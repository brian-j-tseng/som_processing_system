==> flow/design.v <==
module Controller(clk, rst, D_update, W_update, RAM_IF_A, RAM_IF_OE, RAM_W_A, RAM_W_WE, RAM_RESULT_A, RAM_RESULT_WE, done);
	input clk;
	input rst;
	output reg D_update;
	output reg W_update;
	output reg [17:0] RAM_IF_A;
	output reg RAM_IF_OE;
	output reg [17:0] RAM_W_A;
	output reg RAM_W_WE;
	output reg [17:0] RAM_RESULT_A;
	output reg RAM_RESULT_WE;
	output reg done;
reg [2:0] st, ns;
parameter  INI = 3'd0,
           READ = 3'd1,
           MAN_MIN_SEL = 3'd2,
           UPDATE = 3'd3,
           W_WEIGHT = 3'd4,
           W_PIC = 3'd5,
           DONE = 3'd6;
reg [17:0]counter;
always@(posedge clk or posedge rst)
begin
	if(rst)
	begin
		st <= INI;
		counter <= 18'd0;
	end
	else begin
        	st <= ns;
		counter <= counter + 18'd1;
	end
end
always @(st or counter) begin 
	case(st)
		INI		: ns = MAN_MIN_SEL;
		MAN_MIN_SEL	: ns = UPDATE;
		UPDATE		: ns = (counter<18'd81920)?MAN_MIN_SEL:W_WEIGHT;
		W_WEIGHT	: ns = (counter<18'd81984)?W_WEIGHT:W_PIC;
		W_PIC		: ns = (counter<18'd102466)?W_PIC:DONE;
		DONE		: ns = DONE;
		default		: ns = DONE;
	endcase
end
always @(st or counter) begin
	case(st)
		INI		: begin
			D_update = 1'd0;
			W_update = 1'd0;
			RAM_IF_A = 18'd0;
			RAM_IF_OE = 1'd0;
			RAM_W_A = 18'd0;
			RAM_W_WE = 1'd0;
			RAM_RESULT_A = 18'd0;
			RAM_RESULT_WE = 1'd0;
			done = 1'd0;
		end
		MAN_MIN_SEL	:begin
			D_update = 1'd1;
			W_update = 1'd0;
			RAM_IF_A = counter/2;
			RAM_IF_OE = 1'd1;
			RAM_W_A =  18'd0;
			RAM_W_WE = 1'd0;
			RAM_RESULT_A = 18'd0;
			RAM_RESULT_WE = 1'd0;
			done = 1'd0;
		end
		UPDATE		:begin
			D_update = 1'd0;
			W_update = 1'd1;
			RAM_IF_A =counter/2;
			RAM_IF_OE = 1'd1;
			RAM_W_A =  18'd0;
			RAM_W_WE = 1'd0;
			RAM_RESULT_A = 18'd0;
			RAM_RESULT_WE = 1'd0;
			done = 1'd0;
		end
		W_WEIGHT	:begin
			D_update = 1'd0;
			W_update = 1'd0;
			RAM_IF_A = 18'd0;
			RAM_IF_OE = 1'd0;
			RAM_W_A = counter-18'd81921;
			RAM_W_WE = 1'd1;
			RAM_RESULT_A = 18'd0;
			RAM_RESULT_WE = 1'd0;
			done = 1'd0;
		end
		W_PIC		:begin
			D_update = 1'd1;
			W_update = 1'd0;
			RAM_IF_A = counter - 18'd41025;
			RAM_IF_OE = 1'd1;
			RAM_W_A = 18'd0;
			RAM_W_WE = 1'd0;
			RAM_RESULT_A = counter - 18'd81987;
			RAM_RESULT_WE = 1'd1;
			done = 1'd0;
		end
		DONE		:begin
			D_update = 1'd0;
			W_update = 1'd0;
			RAM_IF_A = 18'd0;
			RAM_IF_OE = 1'd1;
			RAM_W_A = 18'd0;
			RAM_W_WE = 1'd0;
			RAM_RESULT_A = 18'd0;
			RAM_RESULT_WE = 1'd0;
			done = 1'd1;
		end
		default		:begin
			D_update = 1'd0;
			W_update = 1'd0;
			RAM_IF_A = 18'd0;
			RAM_IF_OE = 1'd0;
			RAM_W_A = 18'd0;
			RAM_W_WE = 1'd0;
			RAM_RESULT_A = 18'd0;
			RAM_RESULT_WE = 1'd0;
			done = 1'd1;
		end
	endcase
end
endmodule
Reports on Controller
The steps from the RTL of Controller to its reports follow in flow order.
Line numbers count from 1 in the design file above.
Cell names lack the library's common part.
{ "inputs": {"design": "Controller", "clock_port": "clk", "library": "sky130hd", "pvt_corner": "tt_025C_1v80"} }

Elaborated design
Source: Yosys, flattened and elaborated, memories not mapped. Widths are those after wreduce; folded enables and synchronous resets count as part of the registers. Registers that Yosys merges into a memory's read port (data or address) are not register bits. Print and check cells do not count. Equal cells are merged and count once.
{ "op_classes": {"eq_ne": 5, "n_reduce_logical": 5, "mux": 13, "n_cmp": 3, "addsub": 4} }
{ "ops": {"columns": ["cell", "n"], "rows": [
  ["18-bit by 17-bit < comparator with 1-bit output (second input constant)", 3],
  ["18-bit by 17-bit subtractor with 18-bit output (second input constant)", 2],
  ["18-bit case mux with 2-bit select", 1],
  ["18-bit two-way mux", 2],
  ["18-bit by 1-bit adder with 18-bit output (second input constant)", 1],
  ["18-bit by 16-bit subtractor with 18-bit output (second input constant)", 1],
  ["3-bit case mux with 5-bit select", 1],
  ["3-bit == test (second input constant)", 3],
  ["1-bit two-way mux", 7],
  ["3-bit by 2-bit == test with 1-bit output (second input constant)", 2],
  ["5-bit OR reduction", 1],
  ["2-bit OR reduction", 2],
  ["4-bit OR reduction", 1],
  ["3-bit zero test", 1],
  ["3-bit two-way mux", 1],
  ["2-bit two-way mux", 1]
]} }
{ "bits": {"inputBits": 2, "out_inout_bits": 60, "ff_bits": 21} }

Depth
Longest topological path by Yosys (ltp), each cell counted once; first at word level (registers and memories cut), then after technology mapping (sequential cells cut; the memories' decode and read muxes count).
{ "logic_depth": {"word_depth": 3, "abc_area": 0, "mapped_depth": 6, "depth_no_buf": 6} }

Synthesis result
Source: synth_stat.txt of the flow (Yosys; design flattened, memories mapped). It holds for the ABC_AREA given above (unset counts as 0); a run with the other value may have another netlist.
Totals and module areas in this step are rounded.
{ "types": {"columns": ["type", "n"], "rows": [
  ["dfrtp_1", 23],
  ["xnor2_1", 20],
  ["o21ai_0", 23],
  ["nand2_1", 29],
  ["clkbuf_1", 28],
  ["nor2_1", 27],
  ["or3_1", 15],
  ["nand3_1", 17],
  ["a21oi_1", 16],
  ["and2_1", 10],
  ["xor2_1", 7],
  ["mux2i_1", 6],
  ["a22o_1", 6],
  ["or4_1", 7],
  ["nor3_1", 10],
  ["nand4_1", 7],
  ["nor4_1", 5],
  ["or2_2", 5]
]} }
Other cell types: 36; their cells: 65.
{ "mapped": {"area_um2": 2380, "mapped_cells": 326, "seq_area_um2": 602, "buffers": 33, "ffs": 24} }

Timing after synthesis
Source: OpenSTA report_checks on the synthesized netlist (no wires, ideal clock, input and output delay 20% of the period each), path of least setup slack; recovery checks are left aside. Register names are those of the netlist, which keeps one name where synthesis merged equal registers.
{ "synth_path": {"kind": "reg-to-output", "from": "reg counter[4]", "to": "out RAM_RESULT_A[9]", "output_delay_ps": 602, "launch_ps": 0, "path_stages": 7, "path_delay_ps": 2007, "slack_ps": 401, "required_time_ps": 2408, "arrival_time_ps": 2007, "path_buffers": 2, "period_ps": 3010, "synth_period_reached_ps": 2609} }
"path_delay_ps" = arrival - input delay + setup time.
A path that ends at an output port has no setup time.
"path_stages": output pins that drive a net of the path, with the launching flip-flop's if there is one; two outputs of one cell count as two.
"synth_period_reached_ps" = period - worst setup slack (recovery checks aside). The figure is calculated, with input and output delays left at 20% of the set period.
The rows between start and end are the longest chain of elaborated cells between them; the timing report does not say that the signal goes this way. Where chains are equally long, one stands for them.
A line is the first line of the expression or statement that the cell stems from. Yosys adds cells for indexed reads and writes and turns some case tables into memories.
{ "synth_between": {"path_cell_list": "dfrtp_1 buf_6 or4_4 buf_2 o21a_1 or4_1 a21oi_1", "elab_chain_len": 2, "cells_between": 2, "cone_classes": "add/sub (1); mux (1)"} }
{ "synth_lines": {"columns": ["item", "line", "rtl"], "rows": [
  ["from (decl)", 21, "reg [17:0]counter;"],
  ["from (assign)", 27, "counter <= 18'd0;"],
  ["from (assign)", 31, "counter <= counter + 18'd1;"],
  ["18-bit by 17-bit subtractor with 18-bit output", 98, "RAM_RESULT_A = counter - 18'd81987;"],
  ["18-bit two-way mux", 46, "case(st)"],
  ["to (decl)", 10, "output reg [17:0] RAM_RESULT_A;"]
]} }

Worst path after layout
From the final timing report of record 2: the path of least setup slack in the routed layout; clock arrival at registers is part of the times.
The path's times are printed in steps of 10 ps; the period is the one set.
{ "layout_path": {"kind": "reg-to-output", "from": "reg counter[3]", "to": "out RAM_W_A[14]", "period_ps": 3000, "launch_ps": 280, "arrival_time_ps": 2400, "path_buffers": 1, "required_time_ps": 2400, "slack_ps": 0, "path_stages": 6, "output_delay_ps": 600} }
The rows between start and end are the longest chain of elaborated cells between them; the timing report does not say that the signal goes this way. Where chains are equally long, one stands for them.
{ "layout_between": {"path_cell_list": "dfrtp_2 or4_4 or3_4 or4_1 and3_1 buf_2", "elab_chain_len": 2, "cells_between": 2, "cone_classes": "add/sub (1); mux (1)"} }
{ "layout_lines": {"columns": ["item", "line", "rtl"], "rows": [
  ["from (decl)", 21, "reg [17:0]counter;"],
  ["from (assign)", 27, "counter <= 18'd0;"],
  ["from (assign)", 31, "counter <= counter + 18'd1;"],
  ["18-bit by 17-bit subtractor with 18-bit output", 85, "RAM_W_A = counter-18'd81921;"],
  ["18-bit two-way mux", 46, "case(st)"],
  ["to (decl)", 8, "output reg [17:0] RAM_W_A;"]
]} }

Add stored flow runs of Controller

Design Controller on sky130hd. What follows are 2 stored runs of the flow, each under its own settings; their order means nothing. The constraints put input and output delay at 20% of the set period each and load the outputs with 0.01 pF.
"timing.achieved_period_ps": clock period set for the run, less the worst setup slack. It is reckoned from that one timing run; input and output delays stay at 20% of the period that was set.
By "total_power_w" is meant OpenSTA's value without simulated activity: inputs other than the clock are taken to toggle once in ten clock periods, and the tool carries that through the logic.
Measured values are rounded.

Record 1
==> flow/run.sh <==
#!/bin/bash
# the make line also repeats the synthesis and layout settings of config.mk as NAME=value (left out here)
make -C /OpenROAD-flow-scripts/flow DESIGN_CONFIG=/design/flow/config.mk WORK_HOME=/design/flow/orfs CLKGATE_MAP_FILE= finish
==> flow/config.mk <==
export PLATFORM = sky130hd
export DESIGN_NAME = Controller
export DESIGN_NICKNAME = Controller
export VERILOG_FILES = /design/flow/design.v
export SDC_FILE = /design/flow/constraint.sdc
export NUM_CORES = 4
export LEC_CHECK = 0
export ABC_AREA = 0
export CAP_MARGIN = 20
export CELL_PAD_IN_SITES_GLOBAL_PLACEMENT = 2
export CORE_MARGIN = 2
export CORE_UTILIZATION = 68
export GPL_ROUTABILITY_DRIVEN = 1
export PLACE_DENSITY_LB_ADDON = 0.3
export SETUP_SLACK_MARGIN = -0.14
export SLEW_MARGIN = 20
export TNS_END_PERCENT = 70
==> flow/constraint.sdc <==
create_clock -name core_clock -period 4.65 [get_ports {clk}]
set_input_delay 0.9300 -clock core_clock [delete_from_list [all_inputs] [get_ports {clk}]]
set_output_delay 0.9300 -clock core_clock [all_outputs]
set_load 0.01 [all_outputs]

==> results of record 1, as JSON <==
{
  "outcome": "no final report: placement broke off with FLW-0024"
}

Record 2
==> flow/run.sh <==
#!/bin/bash
# the make line also repeats the synthesis and layout settings of config.mk as NAME=value (left out here)
make -C /OpenROAD-flow-scripts/flow DESIGN_CONFIG=/design/flow/config.mk WORK_HOME=/design/flow/orfs CLKGATE_MAP_FILE= finish
==> flow/config.mk <==
export PLATFORM = sky130hd
export DESIGN_NAME = Controller
export DESIGN_NICKNAME = Controller
export VERILOG_FILES = /design/flow/design.v
export SDC_FILE = /design/flow/constraint.sdc
export NUM_CORES = 4
export LEC_CHECK = 0
export ABC_AREA = 0
export CAP_MARGIN = 20
export CELL_PAD_IN_SITES_GLOBAL_PLACEMENT = 2
export CORE_MARGIN = 2
export CORE_UTILIZATION = 25
export CTS_CLUSTER_DIAMETER = 55
export CTS_CLUSTER_SIZE = 56
export GPL_ROUTABILITY_DRIVEN = 1
export GPL_TIMING_DRIVEN = 0
export MAX_ROUTING_LAYER = met5
export PLACE_DENSITY = 0.89
export SETUP_SLACK_MARGIN = 0.34
export SLEW_MARGIN = 20
export TNS_END_PERCENT = 65
==> flow/constraint.sdc <==
create_clock -name core_clock -period 3.0 [get_ports {clk}]
set_input_delay 0.6000 -clock core_clock [delete_from_list [all_inputs] [get_ports {clk}]]
set_output_delay 0.6000 -clock core_clock [all_outputs]
set_load 0.01 [all_outputs]

==> results of record 2, as JSON <==
{
  "post_route_stdcell_area_um2": 3950,
  "worstSetupSlack_ps": -2,
  "timing.achieved_period_ps": 3002,
  "design.die.area_um2": 10300,
  "final_util_pct": 42.8,
  "post_synth_area_um2": 2380,
  "setupTns_ps": -2,
  "total_power_w": 0.000632
}
